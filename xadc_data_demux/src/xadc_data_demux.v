==> flow/design.v <==
module xadc_data_demux 
    (
     input             clk,
     input             reset,
     input [15:0]      xadc_data,
     input             xadc_data_ready,
     input [4:0]       channel,
     output reg [15:0] xadc_vaux0_data,
     output reg        xadc_vaux0_ready,
     output reg [15:0] xadc_vaux8_data,
     output reg        xadc_vaux8_ready
     );
    always @(posedge clk) begin
        if (reset) begin
            xadc_vaux0_data  <= 16'd0;
            xadc_vaux0_ready <= 1'b0;
        end
        else
            if (xadc_data_ready && (channel == 5'h10)) begin
                xadc_vaux0_data  <= xadc_data;
                xadc_vaux0_ready <= 1'b1;
            end 
            else
                xadc_vaux0_ready <= 1'b0;
    end
    always @(posedge clk) begin
        if (reset) begin
            xadc_vaux8_data  <= 16'd0;
            xadc_vaux8_ready <= 1'b0;
        end
        else
            if (xadc_data_ready && (channel == 5'h18)) begin
                xadc_vaux8_data  <= xadc_data;
                xadc_vaux8_ready <= 1'b1;
            end
            else
                xadc_vaux8_ready <= 1'b0;
    end
endmodule
==> Reports on xadc_data_demux <==
What the tools print for xadc_data_demux, step after step.
Lines are those of the file above, counted from 1.
{ "setup": {"top": "xadc_data_demux", "clock_port": "clk", "lib": "sky130hd", "pvt_corner": "tt_025C_1v80"} }

==> Word-level counts <==
Source: Yosys, flattened and elaborated, memories not mapped. Widths are those after wreduce; folded enables and synchronous resets count as part of the registers. Registers that Yosys merges into a memory's read port (data or address) are not register bits. Print and check cells do not count. Equal cells are merged and count once.
{ "classes": {"eq_ne": 2, "mux": 2, "reduce_logical": 2} }
{ "op_table": {"columns": ["op", "count"], "rows": [
  ["5-bit equality test (second input constant)", 2],
  ["1-bit logical AND", 2],
  ["1-bit 2-to-1 mux", 2]
]} }
{ "bits": {"register_bits": 34, "output_inout_bits": 34} }

==> Depth <==
Depth = most cells in a row (Yosys ltp): at word level without a register or memory, in the mapped netlist without a sequential cell, where the memories' decode and read muxes count.
{ "depth": {"depth_word": 3, "ABC_AREA": 0, "mapped_depth": 6} }

==> After synthesis <==
Yosys stat after the flow's synthesis: flattened, memories mapped to cells. It holds for the ABC_AREA given above (unset counts as 0); a run with the other value may have another netlist.
Totals and module areas in this step are rounded.
{ "synth_totals": {"cell_count": 149, "yosys_area_um2": 1414, "seqArea_um2": 680.7, "ff_cells": 34, "buffers": 11} }
{ "by_type": {"columns": ["cell_type", "count", "type_area_um2"], "rows": [
  ["sky130_fd_sc_hd__dfxtp_1", 34, 680.653],
  ["sky130_fd_sc_hd__nand2b_1", 33, 206.448],
  ["sky130_fd_sc_hd__mux2i_1", 16, 160.154],
  ["sky130_fd_sc_hd__nor2b_1", 16, 100.096],
  ["sky130_fd_sc_hd__o21ai_0", 19, 95.091],
  ["sky130_fd_sc_hd__o21ai_1", 13, 65.062],
  ["sky130_fd_sc_hd__clkbuf_1", 7, 26.275],
  ["sky130_fd_sc_hd__buf_8", 1, 15.014],
  ["sky130_fd_sc_hd__buf_6", 1, 11.261],
  ["sky130_fd_sc_hd__buf_2", 2, 10.01],
  ["sky130_fd_sc_hd__or4b_1", 1, 10.01],
  ["sky130_fd_sc_hd__nor4b_1", 1, 8.758],
  ["sky130_fd_sc_hd__nor2_1", 2, 7.507],
  ["sky130_fd_sc_hd__and3_1", 1, 6.256],
  ["sky130_fd_sc_hd__or2_1", 1, 6.256],
  ["sky130_fd_sc_hd__nand3_1", 1, 5.005]
]} }

==> Path before layout <==
OpenSTA on the mapped netlist: ideal clock, no wires. The path of least setup slack (recovery checks aside). Input and output delay are each 20% of the period. Register names are those of the netlist, which keeps one name where synthesis merged equal registers.
{ "synth_timing": {"kind": "input-to-reg", "start": "in channel[2]", "end": "reg xadc_vaux0_data[10]", "tclk_ns": 2.63, "in_delay_ns": 0.526, "setup_time_ns": 0.069, "launch_ns": 0.526, "t_arrival_ns": 1.747, "slack_ns": 0.814, "path_delay_ns": 1.290, "driving_pins": 6, "period_less_setup_slack_ns": 1.816} }
"path_delay_ns" = arrival - input delay + setup time.
"driving_pins": output pins that drive a net of the path, with the launching flip-flop's if there is one; two outputs of one cell count as two.
"period_less_setup_slack_ns" = period - worst setup slack (recovery checks aside). The figure is calculated, with input and output delays left at 20% of the set period.
Between the ends stands the longest chain of elaborated cells between them, by number of cells; it is not shown to be the way that was timed. Of several equally long chains one is given.
A line is the first line of the expression or statement that the cell stems from. Yosys adds cells for indexed reads and writes and turns some case tables into memories.
{ "synth_between": {"path_cell_list": "sky130_fd_sc_hd__or4b_1 -> sky130_fd_sc_hd__buf_2 -> sky130_fd_sc_hd__or2_1 -> sky130_fd_sc_hd__buf_6 -> sky130_fd_sc_hd__buf_8 -> sky130_fd_sc_hd__o21ai_1", "elab_chain_len": 2, "cone_cells": 2, "lines_between": 1, "cone_classes": "eq/ne (1); reduce/logical (1)"} }
{ "synth_lines": {"columns": ["item", "line", "source"], "rows": [
  ["start: declaration", 7, "input [4:0]       channel,"],
  ["5-bit equality test", 19, "if (xadc_data_ready && (channel == 5'h10)) begin"],
  ["1-bit logical AND", 19, null],
  ["end: assignment", 15, "xadc_vaux0_data  <= 16'd0;"],
  ["end: assignment", 20, "xadc_vaux0_data  <= xadc_data;"],
  ["end: declaration", 8, "output reg [15:0] xadc_vaux0_data,"]
]} }

==> results <==
Design xadc_data_demux on sky130hd. What follows are 2 stored runs of the flow, each under its own settings; their order means nothing. The constraints put input and output delay at 20% of the set period each and load the outputs with 0.01 pF.

==> run A: settings <==
{ "period_ns": 2.15, "CORE_UTILIZATION": 69, "SETUP_SLACK_MARGIN": 0.07, "CELL_PAD_IN_SITES_GLOBAL_PLACEMENT": 1, "CELL_PAD_IN_SITES_DETAIL_PLACEMENT": 0, "GPL_TIMING_DRIVEN": 0, "CAP_MARGIN": 10, "SLEW_MARGIN": 35, "MIN_ROUTING_LAYER": "met1", "CORE_MARGIN": 2 }
==> run A: results <==
not finished: placement ended with error GPL-0301

==> run B: settings <==
{ "period_ns": 2.24, "CORE_UTILIZATION": 55, "PLACE_DENSITY_LB_ADDON": 0.3, "HOLD_SLACK_MARGIN": -0.03, "CORE_ASPECT_RATIO": 1.06, "CORE_MARGIN": 9, "CELL_PAD_IN_SITES_GLOBAL_PLACEMENT": 3, "CELL_PAD_IN_SITES_DETAIL_PLACEMENT": 0, "TNS_END_PERCENT": 70, "GPL_ROUTABILITY_DRIVEN": 0, "SLEW_MARGIN": 20, "MIN_ROUTING_LAYER": "met2", "MAX_ROUTING_LAYER": "met4", "CAP_MARGIN": 20 }
==> run B: results <==
not finished: placement ended with error FLW-0024
