==> flow/design.v <==
module pwm_8bit #
    (parameter integer C_CLK_FREQ_HZ = 100000000,
     parameter integer C_PWM_PERIOD_US = 200
)   (input             clk,
     input             reset,
     input [7:0]       duty_cycle,
     input             duty_cycle_valid,
     input             enable,
     output reg        pwm
);
    localparam integer COUNT_BITS    = $clog2((C_CLK_FREQ_HZ / 1000000) * C_PWM_PERIOD_US) - 1;
    localparam integer PERIOD_COUNT  = (C_CLK_FREQ_HZ / 1000000) * C_PWM_PERIOD_US - 1;
    localparam integer STEP_SIZE     = ((C_CLK_FREQ_HZ / 1000000) * C_PWM_PERIOD_US) / 256;
    reg [COUNT_BITS:0] pwm_counter;
    reg [COUNT_BITS:0] duty_cycle_count_reg;
    always @(posedge clk) begin
        if (reset)
            pwm_counter <= 0;
        else begin
            if ((enable == 1'b0) || (pwm_counter >= PERIOD_COUNT))
                pwm_counter <= 0;
            else
                pwm_counter <= pwm_counter + 1;
        end
    end
    always @(posedge clk) begin
        if (reset)
            duty_cycle_count_reg <= 0;
        else if (duty_cycle_valid)
            duty_cycle_count_reg <= duty_cycle * STEP_SIZE;
    end
    always @(posedge clk) begin
        if (reset)
            pwm <= 1'b0;
        else
            if ((enable == 1'b1) && (pwm_counter <= duty_cycle_count_reg))
                pwm <= 1'b1;
            else
                pwm <= 1'b0;
    end
endmodule
# Tool chain data of pwm_8bit
# What the tools print for pwm_8bit, step after step.
# Line numbers count from 1 in the design file above.
setup:
  top: "pwm_8bit"
  clk_port: "clk"
  lib: "sky130hd"
  corner: "tt_025C_1v80"

# Word level
# Counts by Yosys on the flattened word-level netlist (proc, flatten, opt, wreduce; memories kept). Register bits leave out memories and registers merged into their read ports (data or address); mux counts leave out enables and synchronous resets folded into registers. Print and check cells are left out. Cells with the same type and inputs are merged into one.
bits:
  register_bits: 30
  input_bits: 12
  output_inout_bits: 1
  wordCells: 12
op_classes:
  addsub: 1
  mul: 1
  compare: 2
  mux: 1
  bitwise: 1
  n_reduce_logical: 3
op_table:
  columns: ["op", "count"]
  rows:
  - ["multiplier 8 x 6 -> 14 bit with constant B", 1]
  - ["adder 15 x 1 -> 15 bit with constant B", 1]
  - ["less-or-equal comparator 15 bit", 1]
  - ["greater-or-equal comparator 15 bit with constant B", 1]
  - ["OR reduction 2 bit", 1]
  - ["logical AND 1 bit", 1]
  - ["logical OR 1 bit", 1]
  - ["NOT 1 bit", 1]
  - ["two-way mux 1 bit", 1]

# Logic depth
# Depth = most cells in a row (Yosys ltp): at word level without a register or memory, in the mapped netlist without a sequential cell, where the memories' decode and read muxes count.
depth:
  ltp_word: 3
  abc_area: 0
  depth_mapped: 14
  ltp_nobuf: 13

# Netlist
# Source: synth_stat.txt of the flow (Yosys; design flattened, memories mapped). It holds for the ABC_AREA given above (unset counts as 0); a run with the other value may have another netlist.
# The area totals of this step are shown rounded.
synth_totals:
  cell_count: 288
  synth_area_mm2: 0.0024
  seqArea_mm2: 0.000601
  flip_flops: 30
  buf_cells: 6
types:
  columns: ["cell_type", "count", "area_total_um2"]
  rows:
  - ["sky130_fd_sc_hd__dfxtp_1", 30, 600.576]
  - ["sky130_fd_sc_hd__ha_1", 36, 450.432]
  - ["sky130_fd_sc_hd__fa_1", 11, 220.211]
  - ["sky130_fd_sc_hd__inv_1", 53, 198.941]
  - ["sky130_fd_sc_hd__nor2_1", 33, 123.869]
  - ["sky130_fd_sc_hd__xnor2_1", 11, 96.342]
  - ["sky130_fd_sc_hd__mux2i_1", 8, 80.077]
  - ["sky130_fd_sc_hd__a21oi_1", 13, 65.062]
  - ["sky130_fd_sc_hd__nand3_1", 12, 60.058]
  - ["sky130_fd_sc_hd__nand2_1", 12, 45.043]
  - ["sky130_fd_sc_hd__a211oi_1", 5, 37.536]
  - ["sky130_fd_sc_hd__nand4_1", 6, 37.536]
  - ["sky130_fd_sc_hd__o21ai_0", 7, 35.034]
  - ["sky130_fd_sc_hd__xor2_1", 4, 35.034]
  - ["sky130_fd_sc_hd__nand2b_1", 4, 25.024]
  - ["sky130_fd_sc_hd__nor3_1", 5, 25.024]
  - ["sky130_fd_sc_hd__a21o_1", 3, 22.522]
  - ["sky130_fd_sc_hd__o31ai_1", 3, 22.522]
# Not listed: further types 22, cells in them 32.

# Path before layout
# Source: OpenSTA report_checks on the synthesized netlist (no wires, ideal clock, input and output delay 20% of the period each), path of least setup slack; recovery checks are left aside. Register names are those of the netlist, which keeps one name where synthesis merged equal registers.
synth_path:
  kind: "input -> register"
  startpoint: "in duty_cycle[5]"
  endpoint: "reg duty_cycle_count_reg[13]"
  period_ns: 7.77
  input_delay_ns: 1.554
  setup_time_ns: 0.116
  launch_ns: 1.554
  t_arrival_ns: 4.417
  required_ns: 7.654
  setup_slack_ns: 3.237
  delay_ns: 2.979
  driving_pins: 14
  path_buffers: 1
  synth_period_reached_ns: 4.533
# "delay_ns" = arrival - input delay + setup time.
# "driving_pins" counts driving pins, that of a launching flip-flop among them; a cell with two outputs on the path counts twice.
# "synth_period_reached_ns" = period - worst setup slack (recovery checks aside). The figure is calculated, with input and output delays left at 20% of the set period.
# Between the ends stands the longest chain of elaborated cells between them, by number of cells; it is not shown to be the way that was timed. Of several equally long chains one is given.
# A line is the first line of the expression or statement that the cell stems from. Yosys adds cells for indexed reads and writes and turns some case tables into memories.
synth_between:
  cell_sequence: "sky130_fd_sc_hd__inv_1 sky130_fd_sc_hd__fa_1 sky130_fd_sc_hd__inv_1 sky130_fd_sc_hd__ha_1 sky130_fd_sc_hd__inv_1 sky130_fd_sc_hd__fa_1 sky130_fd_sc_hd__inv_1 sky130_fd_sc_hd__ha_1 sky130_fd_sc_hd__clkbuf_1 sky130_fd_sc_hd__a21oi_1 sky130_fd_sc_hd__and2_1 sky130_fd_sc_hd__a21oi_1 sky130_fd_sc_hd__or3_1 sky130_fd_sc_hd__a31o_2"
  elab_chain_cells: 1
  cells_between: 1
  lines_between: 1
  cone_classes: "mul (1)"
synth_lines:
  columns: ["element", "line", "text"]
  rows:
  - ["start, declared", 6, "input [7:0]       duty_cycle,"]
  - ["multiplier 8 x 6 -> 14 bit", 30, "duty_cycle_count_reg <= duty_cycle * STEP_SIZE;"]
  - ["end, assigned", 28, "duty_cycle_count_reg <= 0;"]
  - ["end, assigned", 30, null]
  - ["end, declared", 15, "reg [COUNT_BITS:0] duty_cycle_count_reg;"]

# Worst path after layout
# Path of least setup slack in the final report of run 1 (OpenROAD, finished layout, wires in). Where an end is a register, its clock arrival counts in the times.
layout_path:
  kind: "input -> register"
  startpoint: "in duty_cycle[5]"
  endpoint: "reg duty_cycle_count_reg[13]"
  period_ns: 4.54
  input_delay_ns: 0.91
  setup_time_ns: 0.11
  launch_ns: 0.91
  t_arrival_ns: 4.27
  required_ns: 4.71
  setup_slack_ns: 0.44
  driving_pins: 14
  path_buffers: 1
# Between the ends stands the longest chain of elaborated cells between them, by number of cells; it is not shown to be the way that was timed. Of several equally long chains one is given.
layout_between:
  cell_sequence: "sky130_fd_sc_hd__clkdlybuf4s50_1 sky130_fd_sc_hd__inv_1 sky130_fd_sc_hd__fa_1 sky130_fd_sc_hd__inv_1 sky130_fd_sc_hd__ha_1 sky130_fd_sc_hd__inv_1 sky130_fd_sc_hd__fa_1 sky130_fd_sc_hd__inv_1 sky130_fd_sc_hd__ha_1 sky130_fd_sc_hd__a21oi_1 sky130_fd_sc_hd__and2_1 sky130_fd_sc_hd__a21oi_1 sky130_fd_sc_hd__or3_1 sky130_fd_sc_hd__a31o_2"
  elab_chain_cells: 1
  cells_between: 1
  lines_between: 1
  cone_classes: "mul (1)"
layout_lines:
  columns: ["element", "line", "text"]
  rows:
  - ["start, declared", 6, "input [7:0]       duty_cycle,"]
  - ["multiplier 8 x 6 -> 14 bit", 30, "duty_cycle_count_reg <= duty_cycle * STEP_SIZE;"]
  - ["end, assigned", 28, "duty_cycle_count_reg <= 0;"]
  - ["end, assigned", 30, null]
  - ["end, declared", 15, "reg [COUNT_BITS:0] duty_cycle_count_reg;"]

Hand-over note for pwm_8bit

Flow measurements of pwm_8bit on sky130hd: 2 stored runs with different settings, listed in no order. Input and output delays are each 20% of the period that was set; the output load is 0.01 pF.
The measured numbers are rounded.

--- run 1 ---
==> flow/run.sh <==
#!/bin/bash
# the make line also repeats the synthesis and layout settings of config.mk as NAME=value (left out here)
make -C /OpenROAD-flow-scripts/flow DESIGN_CONFIG=/design/flow/config.mk WORK_HOME=/design/flow/orfs CLKGATE_MAP_FILE= finish
==> flow/config.mk <==
export PLATFORM = sky130hd
export DESIGN_NAME = pwm_8bit
export DESIGN_NICKNAME = pwm_8bit
export VERILOG_FILES = /design/flow/design.v
export SDC_FILE = /design/flow/constraint.sdc
export NUM_CORES = 4
export LEC_CHECK = 0
export CAP_MARGIN = 20
export CORE_MARGIN = 2
export CORE_UTILIZATION = 18
export SLEW_MARGIN = 20
==> flow/constraint.sdc <==
create_clock -name core_clock -period 4.54 [get_ports {clk}]
set_input_delay 0.9080 -clock core_clock [delete_from_list [all_inputs] [get_ports {clk}]]
set_output_delay 0.9080 -clock core_clock [all_outputs]
set_load 0.01 [all_outputs]

==> results, as YAML <==
results:
  ws_setup_ns: 0.436
  dieArea_mm2: 0.0143
  final_util_pct: 21.9
  tns_ns: 0.000
  holdWs_ns: 0.487
  post_synth_area_mm2: 0.0024
  finalCellArea_mm2: 0.00288

--- run 2 ---
==> flow/run.sh <==
#!/bin/bash
# the make line also repeats the synthesis and layout settings of config.mk as NAME=value (left out here)
make -C /OpenROAD-flow-scripts/flow DESIGN_CONFIG=/design/flow/config.mk WORK_HOME=/design/flow/orfs CLKGATE_MAP_FILE= finish
==> flow/config.mk <==
export PLATFORM = sky130hd
export DESIGN_NAME = pwm_8bit
export DESIGN_NICKNAME = pwm_8bit
export VERILOG_FILES = /design/flow/design.v
export SDC_FILE = /design/flow/constraint.sdc
export NUM_CORES = 4
export LEC_CHECK = 0
export CAP_MARGIN = 20
export CORE_MARGIN = 5
export CORE_UTILIZATION = 24
export CTS_CLUSTER_SIZE = 98
export GPL_ROUTABILITY_DRIVEN = 1
export GPL_TIMING_DRIVEN = 0
export PLACE_DENSITY = 0.45
export SLEW_MARGIN = 20
==> flow/constraint.sdc <==
create_clock -name core_clock -period 4.09 [get_ports {clk}]
set_input_delay 0.8180 -clock core_clock [delete_from_list [all_inputs] [get_ports {clk}]]
set_output_delay 0.8180 -clock core_clock [all_outputs]
set_load 0.01 [all_outputs]

==> results, as YAML <==
results:
  ws_setup_ns: 0.207
  dieArea_mm2: 0.0121
  final_util_pct: 28.6
  tns_ns: 0.000
  holdWs_ns: 0.478
  post_synth_area_mm2: 0.0024
  finalCellArea_mm2: 0.0028

End of note.
